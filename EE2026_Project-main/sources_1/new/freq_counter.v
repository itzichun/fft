==> flow/design.v <==
`timescale 1ns / 1ps
module freq_counter(
    input clk,
    input we,
    input start,
    input [9:0] addr,
    input [23:0] freq_mag,
    output reg [464:0] freq_cnts
    );
    reg [30:0] freq_bins [0:14];
    reg start_pipe;
    integer i;
    always @(posedge clk) begin
        start_pipe <= start;
        if (start_pipe) begin
            for (i = 0; i < 15; i = i + 1) begin
                freq_cnts[30 * (i + 1) -: 31] <= freq_bins[i];
                freq_bins[i] <= 31'd0;
            end
        end else if (we) begin
            for (i = 0; i < 15; i = i + 1) begin
                if (addr >= 68 * i && addr < 68 * (i + 1)) begin
                    freq_bins[i] <= freq_bins[i] + freq_mag;
                end 
            end
            if (addr >= 68 * 15) begin
                freq_bins[14] <= freq_bins[14] + freq_mag;
            end
        end
    end
endmodule
* Reports on freq_counter *
The steps from the RTL of freq_counter to its reports follow in flow order.
Lines are those of the file above, counted from 1.
Operators carry their Yosys type and port widths (W data, S select, Z words).
Cell names lack the library's common part.
Not given: -

set-up
  top module = freq_counter
  clock port = clk
  library = sky130hd
  corner = tt_025C_1v80

* Word level *
Source: Yosys, flattened and elaborated. Widths are those after wreduce. Registers that Yosys merges into a memory's read port (data or address) are not register bits. Print and check cells do not count. Equal cells are merged and count once.

bit counts
  register bits after elaboration = 917
  input bits = 37
  output and inout bits = 465
  word-level cells = 110

cells by class
  add/sub/neg operators = 15
  magnitude comparators = 31
  multiplexer cells = 2
  reduce/logical cells = 31

operators by type and width
  cell                    count
  $add A31 B24 Y31        15
  $ge A10 B10 Y1 const B  8
  $lt A10 B10 Y1 const B  8
  $mux W31                2
  $ge A10 B9 Y1 const B   4
  $lt A10 B9 Y1 const B   4
  $reduce_and A2 Y1       15
  $ge A10 B8 Y1 const B   2
  $lt A10 B8 Y1 const B   2
  $logic_and A1 B1 Y1     15
  $ge A10 B1 Y1 const B   1
  $ge A10 B7 Y1 const B   1
  $lt A10 B7 Y1 const B   1
  $reduce_bool A2 Y1      1

* Logic depth *
Depth = most cells in a row (Yosys ltp): at word level without a register or memory, in the mapped netlist without a sequential cell, where the memories' decode and read muxes count.

logic depth
  word-level depth = 4
  ABC_AREA = 0
  depth in mapped cells = 12
  mapped depth without buffers = 12

* After synthesis *
Source: synth_stat.txt of the flow (Yosys; design flattened, memories mapped). It holds for the ABC_AREA given above (unset counts as 0); a run with the other value may have another netlist.
Totals and module areas in this step are rounded.

cells by type
  cell      count  total area (µm²)
  edfxtp_1  451    1.35E+04
  dfxtp_1   452    9.05E+03
  ha_1      360    4504.32
  a21oi_1   583    2.92E+03
  nand2_1   714    2680.07
  xnor2_1   171    1.5E+03
  a21o_1    190    1.43E+03
  nor2_1    291    1.09E+03
  xor2_1    113    989.699
  o21ai_0   184    920.883
  nand3_1   156    780.749
  clkbuf_1  170    638.112
  a211oi_1  83     623.098
  and3_1    70     437.92
  o21a_1    52     390.374
  inv_1     102    382.867
  nor3_1    76     380.365
  nand4_1   56     350.336

Other cell types: 74; their cells: 695.

synthesis totals
  mapped cells = 4969
  chip area (Yosys) = 48100 µm²
  flip-flop cells = 903

* Worst setup path after synthesis *
OpenSTA on the mapped netlist: ideal clock, no wires. The path of least setup slack (recovery checks aside). Input and output delay are each 20% of the period. Register names are those of the netlist, which keeps one name where synthesis merged equal registers.

path after synthesis
  path type = flip-flop to flip-flop
  start = register start_pipe
  end = register freq_bins[10][15]
  period = 16.1 ns
  setup time = 0.128 ns
  time at the first pin = 0.000 ns
  data arrival time = 11.847 ns
  required time = 15.972 ns
  slack = 4.125 ns
  delay of the path = 11.975 ns
  driving pins on the path = 7
  period reached after synthesis = 11.975 ns

"delay of the path" is the arrival time less input delay plus setup time.
"driving pins on the path": output pins that drive a net of the path, with the launching flip-flop's if there is one; two outputs of one cell count as two.
"period reached after synthesis" = period - worst setup slack (recovery checks aside). The figure is calculated, with input and output delays left at 20% of the set period.

between the ends, after synthesis
  cell sequence = dfxtp_1 clkbuf_1 clkbuf_1 clkbuf_1 clkbuf_1 clkbuf_1 nor2_1
  cells in the longest elaborated chain = 0
  elaborated cells on any way between the ends = 0
  source lines of those cells = 0

RTL lines, path after synthesis
  item             line  text
  start, declared  11    reg start_pipe;
  start, assigned  14    start_pipe <= start;
  end, assigned    18    freq_bins[i] <= 31'd0;
  end, assigned    23    freq_bins[i] <= freq_bins[i] + freq_mag;
  end, declared    10    reg [30:0] freq_bins [0:14];

* Worst path after layout *
From the final timing report of run A: the path of least setup slack in the routed layout; clock arrival at registers is part of the times.

path post-layout
  path type = input port to flip-flop
  start = input port freq_mag[1]
  end = register freq_bins[0][28]
  period = 8.99 ns
  setup time = 0.11 ns
  time at the first pin = 1.80 ns
  data arrival time = 6.00 ns
  required time = 9.63 ns
  slack = 3.63 ns
  driving pins on the path = 12

The rows between start and end are the longest chain of elaborated cells between them; the timing report does not say that the signal goes this way. Where chains are equally long, one stands for them.
Each line given opens the expression or statement behind the cell; cells for indexed reads and writes are added by Yosys, which also makes memories of some case tables.

between the ends, post-layout
  cell sequence = buf_4 inv_4 fa_1 nor2b_1 o31a_1 o21ai_1 a2111oi_0 o21ai_0 a31oi_1 o21ai_0 a211oi_1 mux2_2
  cells in the longest elaborated chain = 1
  elaborated cells on any way between the ends = 1
  source lines of those cells = 1

RTL lines, path post-layout
  item              line  text
  start, declared   7     input [23:0] freq_mag,
  $add A31 B24 Y31  23    freq_bins[i] <= freq_bins[i] + freq_mag;
  end, assigned     18    freq_bins[i] <= 31'd0;
  end, assigned     23
  end, declared     10    reg [30:0] freq_bins [0:14];

Memo
Re: implementation data of freq_counter

Stored flow runs of freq_counter (2 of them; Yosys, OpenROAD, sky130hd). They differ in their settings and are not a sequence. Constraints: input delay and output delay 20% of the set period each, output load 0.01 pF.
By "achieved clock period" is meant the clock period of the run minus its worst setup slack. This is arithmetic on one report: input and output delays are still those of the set period (20% each).
"allowed time less slack (worst setup path)" = time allowed to the worst setup path (clock period - input delay - output delay, where it has them) - its slack; a late launch clock adds to it, a late capture clock takes from it.
By "total power after layout" is meant OpenSTA's value without simulated activity: inputs other than the clock are taken to toggle once in ten clock periods, and the tool carries that through the logic.
Results are given in rounded form.
Settings: -- = not set for that run.

setting or result                                run A                    run B
period_ns                                        8.99                     20.6
CORE_UTILIZATION                                 23                       70
SETUP_SLACK_MARGIN                               -0.36                    5.0
PLACE_DENSITY                                    0.71                     --
CORE_MARGIN                                      6                        2
CELL_PAD_IN_SITES_GLOBAL_PLACEMENT               1                        0
TNS_END_PERCENT                                  95                       --
GPL_TIMING_DRIVEN                                0                        1
MAX_ROUTING_LAYER                                met5                     met4
CAP_MARGIN                                       20                       5
SLEW_MARGIN                                      20                       20
PLACE_DENSITY_LB_ADDON                           --                       0.15
CORE_ASPECT_RATIO                                --                       1.18
CTS_CLUSTER_DIAMETER                             --                       79
synthesized cell area (µm²)                      48100                    48100
full die area (µm²)                              220000                   70900
std-cell area (final layout) (µm²)               61200                    56500
utilization after routing                        0.295                    0.828
lowest setup slack (ns)                          3.63                     12.9
summed negative setup slack (ns)                 0.000                    0.000
worst hold slack in the final report (ns)        0.445                    0.457
total power after layout (uW)                    10700                    4180
achieved clock period (ns)                       5.360                    7.711
allowed time less slack (worst setup path) (ns)  3.56                     3.59
type of the worst setup path                     input port to flip-flop  input port to flip-flop
