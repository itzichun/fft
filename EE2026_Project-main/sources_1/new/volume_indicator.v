==> flow/design.v <==
module volume_indicator(
    input cs, 
    input [11:0] sample,
    output reg [15:0] volume_level = 0
    );
    reg [10:0]counter = 0;
    reg [11:0] max_so_far = 0;
    reg [11:0] max = 0;
    always @ (posedge cs) begin
        counter <= counter + 1;
        if (counter == 2000) begin  
            max <= max_so_far;                       
            volume_level[0] <= (max > 2000) ? 1 : 0;
            volume_level[1] <= (max > 2100) ? 1 : 0;
            volume_level[2] <= (max > 2300) ? 1 : 0; 
            volume_level[3] <= (max > 2500) ? 1 : 0;
            volume_level[4] <= (max > 2700) ? 1 : 0;
            volume_level[5] <= (max > 2900) ? 1 : 0;
            volume_level[6] <= (max > 3100) ? 1 : 0;
            volume_level[7] <= (max > 3300) ? 1 : 0;
            volume_level[8] <= (max > 3400) ? 1 : 0;
            volume_level[9] <= (max > 3500) ? 1 : 0;
            volume_level[10] <= (max > 3600) ? 1 : 0;
            volume_level[11] <= (max > 3700) ? 1 : 0;
            volume_level[12] <= (max > 3800) ? 1 : 0;
            volume_level[13] <= (max > 3900) ? 1 : 0;
            volume_level[14] <= (max > 4000) ? 1 : 0;
            volume_level[15] <= (max > 4000) ? 1 : 0;
            max_so_far <= sample;
            counter <= 0;                            
        end
        else if ((max_so_far <= sample)) begin
            max_so_far <= sample;                    
        end
 end
endmodule
== Reports on volume_indicator ==
The steps from the RTL of volume_indicator to its reports follow in flow order.
Lines are those of the file above, counted from 1.
Operators carry their Yosys type and port widths (W data, S select, Z words).
Cell names lack the library's common part.
Not given: -
Inputs
  top module: volume_indicator
  clock: cs
  standard-cell library: sky130hd
  corner: tt_025C_1v80

== Elaborated design ==
Counts by Yosys on the flattened word-level netlist (proc, flatten, opt, wreduce; memories kept). Register bits leave out memories and registers merged into their read ports (data or address). Print and check cells are left out. Cells with the same type and inputs are merged into one.
Cells by class
  add/subtract/negate cells: 1
  bitwise operators: 0
  multiplexer cells: 17
  multiply operators: 0
  equal/unequal tests: 1
  shifts and indexed selects: 0
  divide/modulo/power cells: 0
  reductions and logical operators: 1
  $lt $le $gt $ge: 16
Operators by type and width (count)
  $gt A12 B12 Y1 const B: 14
  $mux W12: 2
  $mux W1: 15
  $gt A12 B11 Y1 const B: 1
  $le A12 B12 Y1: 1
  $add A11 B1 Y11 const B: 1
  $eq A11 B11 Y1 const B: 1
  $reduce_bool A2 Y1: 1
Storage and ports
  input port bits: 13
  elaborated cells: 54
  clocked read ports x word width: 0
  flip-flop bits (word level): 50
  ROM bits: 0
  latch bits: 0
  output and inout port bits: 16
  bits in writable memories: 0
  memories kept: 0

== Longest topological paths ==
Yosys ltp: most cells in a row. Word level: on the elaborated netlist, between registers, memories and ports. Mapped: between sequential cells and ports; inverters and the memories' decode and read muxes count.
Depth
  depth in word-level cells: 3
  ABC_AREA: 0
  depth in mapped cells: 6
  mapped depth without buffers: 6

== Netlist ==
The flow's flattened synthesis, as Yosys stat reports it; memories are mapped. The netlist is that of the ABC_AREA named above (0 if unset); the other value can give another one.
Mapped netlist
  sequential part of the area: 1391.3 sq um
  flip-flops: 50
  synthesis area: 2343.5 sq um
  cell count: 199
Cells by type (count)
  edfxtp_1: 39
  dfxtp_1: 11
  ha_1: 14
  a21oi_1: 18
  nand4_1: 14
  inv_1: 19
  nor2_1: 16
  xor2_1: 4
  nand2_1: 9
  o211ai_1: 4
  nand4bb_4: 1
  xnor2_1: 3
  nand3_1: 5
  nor3_1: 5
  nor4_4: 1
  o21ai_0: 4
  and4_1: 2
  a211oi_1: 2
Not listed: further types 19, cells in them 28.

== Worst setup path after synthesis ==
OpenSTA on the mapped netlist: ideal clock, no wires. The path of least setup slack (recovery checks aside). Input and output delay are each 20% of the period. Register names are those of the netlist, which keeps one name where synthesis merged equal registers.
Timing after synthesis
  path kind: register -> register
  start: reg counter[0]
  end: reg max_so_far[0]
  clock period: 3.42 ns
  delay of the path: 2.546 ns
  time at the first pin: 0.000 ns
  setup slack: 0.874 ns
  data arrival time: 2.178 ns
  setup time: 0.368 ns
  stages on the path: 7
  synthesis period reached: 2.546 ns
"delay of the path" = arrival - input delay + setup time.
"stages on the path" counts driving pins, that of a launching flip-flop among them; a cell with two outputs on the path counts twice.
"synthesis period reached" = period - worst setup slack (recovery checks aside). The figure is calculated, with input and output delays left at 20% of the set period.
Between the ends stands the longest chain of elaborated cells between them, by number of cells; it is not shown to be the way that was timed. Of several equally long chains one is given.
Each line given opens the expression or statement behind the cell; cells for indexed reads and writes are added by Yosys, which also makes memories of some case tables.
Only ways into the end's enable, where the timed path ends, are counted here.
Between the ends, after synthesis
  cell sequence: dfxtp_1 > inv_1 > ha_1 > nand4bb_4 > nor4_4 > a211oi_2 > o21ai_2
  cells in the longest elaborated chain: 2
  elaborated cells between the ends (all ways): 2
  source lines of those cells: 1
  classes of those cells: eq/ne: 1; reduce/logical: 1
Ends and longest elaborated chain, after synthesis
  start: declaration: line 6  | reg [10:0]counter = 0;
  start: assignment: line 10  | counter <= counter + 1;
  start: assignment: line 30  | counter <= 0;
  $eq A11 B11 Y1: line 11  | if (counter == 2000) begin
  $reduce_bool A2 Y1
  end: assignment: line 29  | max_so_far <= sample;
  end: assignment: line 33  | max_so_far <= sample;
  end: declaration: line 7  | reg [11:0] max_so_far = 0;

== Timing after layout ==
Path of least setup slack in the final report of run A (OpenROAD, finished layout, wires in). Where an end is a register, its clock arrival counts in the times.
Timing post-layout
  path kind: input -> register
  start: in sample[11]
  end: reg max_so_far[7]
  setup slack: 1.06 ns
  clock period: 3.65 ns
  time at the first pin: 0.73 ns
  stages on the path: 7
  data arrival time: 2.53 ns
  setup time: 0.36 ns
Between the ends stands the longest chain of elaborated cells between them, by number of cells; it is not shown to be the way that was timed. Of several equally long chains one is given.
Only ways into the end's enable, where the timed path ends, are counted here.
Between the ends, post-layout
  cell sequence: clkdlybuf4s50_1 > inv_1 > ha_1 > a21oi_1 > o21a_1 > o211ai_1 > o21ai_2
  cells in the longest elaborated chain: 2
  elaborated cells between the ends (all ways): 2
  source lines of those cells: 1
  classes of those cells: compare: 1; reduce/logical: 1
Ends and longest elaborated chain, post-layout
  start: declaration: line 3  | input [11:0] sample,
  $le A12 B12 Y1: line 32  | else if ((max_so_far <= sample)) begin
  $reduce_bool A2 Y1
  end: assignment: line 29  | max_so_far <= sample;
  end: assignment: line 33  | max_so_far <= sample;
  end: declaration: line 7  | reg [11:0] max_so_far = 0;

# Flow runs of volume_indicator

Measured data: module volume_indicator, platform sky130hd, 2 stored runs of the flow under differing settings, order arbitrary. Input and output delays are each 20% of the period that was set; the output load is 0.01 pF.
"achieved clock period (ns)" = clock period - worst setup slack. The figure is calculated, with input and output delays left at 20% of the set period.
"worst setup path time (ns)" = time allowed to the worst setup path (clock period - input delay - output delay, where it has them) - its slack; a late launch clock adds to it, a late capture clock takes from it.
"finish__power__total" rests on the timing tool's default activity at the inputs, not on a simulated workload.

Flow files of run A
==> flow/run.sh <==
#!/bin/bash
# the make line also repeats the synthesis and layout settings of config.mk as NAME=value (left out here)
make -C /OpenROAD-flow-scripts/flow DESIGN_CONFIG=/design/flow/config.mk WORK_HOME=/design/flow/orfs CLKGATE_MAP_FILE= finish
==> flow/config.mk <==
export PLATFORM = sky130hd
export DESIGN_NAME = volume_indicator
export DESIGN_NICKNAME = volume_indicator
export VERILOG_FILES = /design/flow/design.v
export SDC_FILE = /design/flow/constraint.sdc
export NUM_CORES = 4
export LEC_CHECK = 0
export ABC_AREA = 0
export CAP_MARGIN = 20
export CORE_ASPECT_RATIO = 0.87
export CORE_MARGIN = 6
export CORE_UTILIZATION = 24
export CTS_CLUSTER_SIZE = 21
export GPL_ROUTABILITY_DRIVEN = 1
export GPL_TIMING_DRIVEN = 1
export HOLD_SLACK_MARGIN = 0.18
export MAX_ROUTING_LAYER = met5
export MIN_ROUTING_LAYER = met1
export PLACE_DENSITY_LB_ADDON = 0.03
export SETUP_SLACK_MARGIN = 0.54
export SLEW_MARGIN = 20
export TNS_END_PERCENT = 45
==> flow/constraint.sdc <==
create_clock -name core_clock -period 3.65 [get_ports {cs}]
set_input_delay 0.7300 -clock core_clock [delete_from_list [all_inputs] [get_ports {cs}]]
set_output_delay 0.7300 -clock core_clock [all_outputs]
set_load 0.01 [all_outputs]

report of run A
yosys chip area after synthesis (um^2): 2343.5
finish__design__die__area: 12285.8
finish__design__instance__area__stdcell: 2847.7
finish__design__instance__utilization: 0.3012
finish__timing__setup__ws: 1.056
finish__timing__setup__tns: 0.000
finish__timing__hold__ws: 0.467
finish__power__total: 1.224e-03
achieved clock period (ns): 2.594
worst setup path time (ns): 1.86
worst setup path kind: input -> register

Flow files of run B
==> flow/run.sh <==
#!/bin/bash
# the make line also repeats the synthesis and layout settings of config.mk as NAME=value (left out here)
make -C /OpenROAD-flow-scripts/flow DESIGN_CONFIG=/design/flow/config.mk WORK_HOME=/design/flow/orfs CLKGATE_MAP_FILE= finish
==> flow/config.mk <==
export PLATFORM = sky130hd
export DESIGN_NAME = volume_indicator
export DESIGN_NICKNAME = volume_indicator
export VERILOG_FILES = /design/flow/design.v
export SDC_FILE = /design/flow/constraint.sdc
export NUM_CORES = 4
export LEC_CHECK = 0
export CAP_MARGIN = 20
export CELL_PAD_IN_SITES_GLOBAL_PLACEMENT = 3
export CORE_MARGIN = 4
export CORE_UTILIZATION = 17
export CTS_CLUSTER_DIAMETER = 121
export CTS_CLUSTER_SIZE = 21
export GPL_ROUTABILITY_DRIVEN = 1
export MIN_ROUTING_LAYER = met2
export PLACE_DENSITY_LB_ADDON = 0.14
export SETUP_SLACK_MARGIN = 1.13
export SLEW_MARGIN = 20
==> flow/constraint.sdc <==
create_clock -name core_clock -period 4.74 [get_ports {cs}]
set_input_delay 0.9480 -clock core_clock [delete_from_list [all_inputs] [get_ports {cs}]]
set_output_delay 0.9480 -clock core_clock [all_outputs]
set_load 0.01 [all_outputs]

report of run B
yosys chip area after synthesis (um^2): 2343.5
finish__design__die__area: 15727.7
finish__design__instance__area__stdcell: 2981.6
finish__design__instance__utilization: 0.2234
finish__timing__setup__ws: 1.863
finish__timing__setup__tns: 0.000
finish__timing__hold__ws: 0.468
finish__power__total: 1.073e-03
achieved clock period (ns): 2.877
worst setup path time (ns): 1.93
worst setup path kind: input -> register
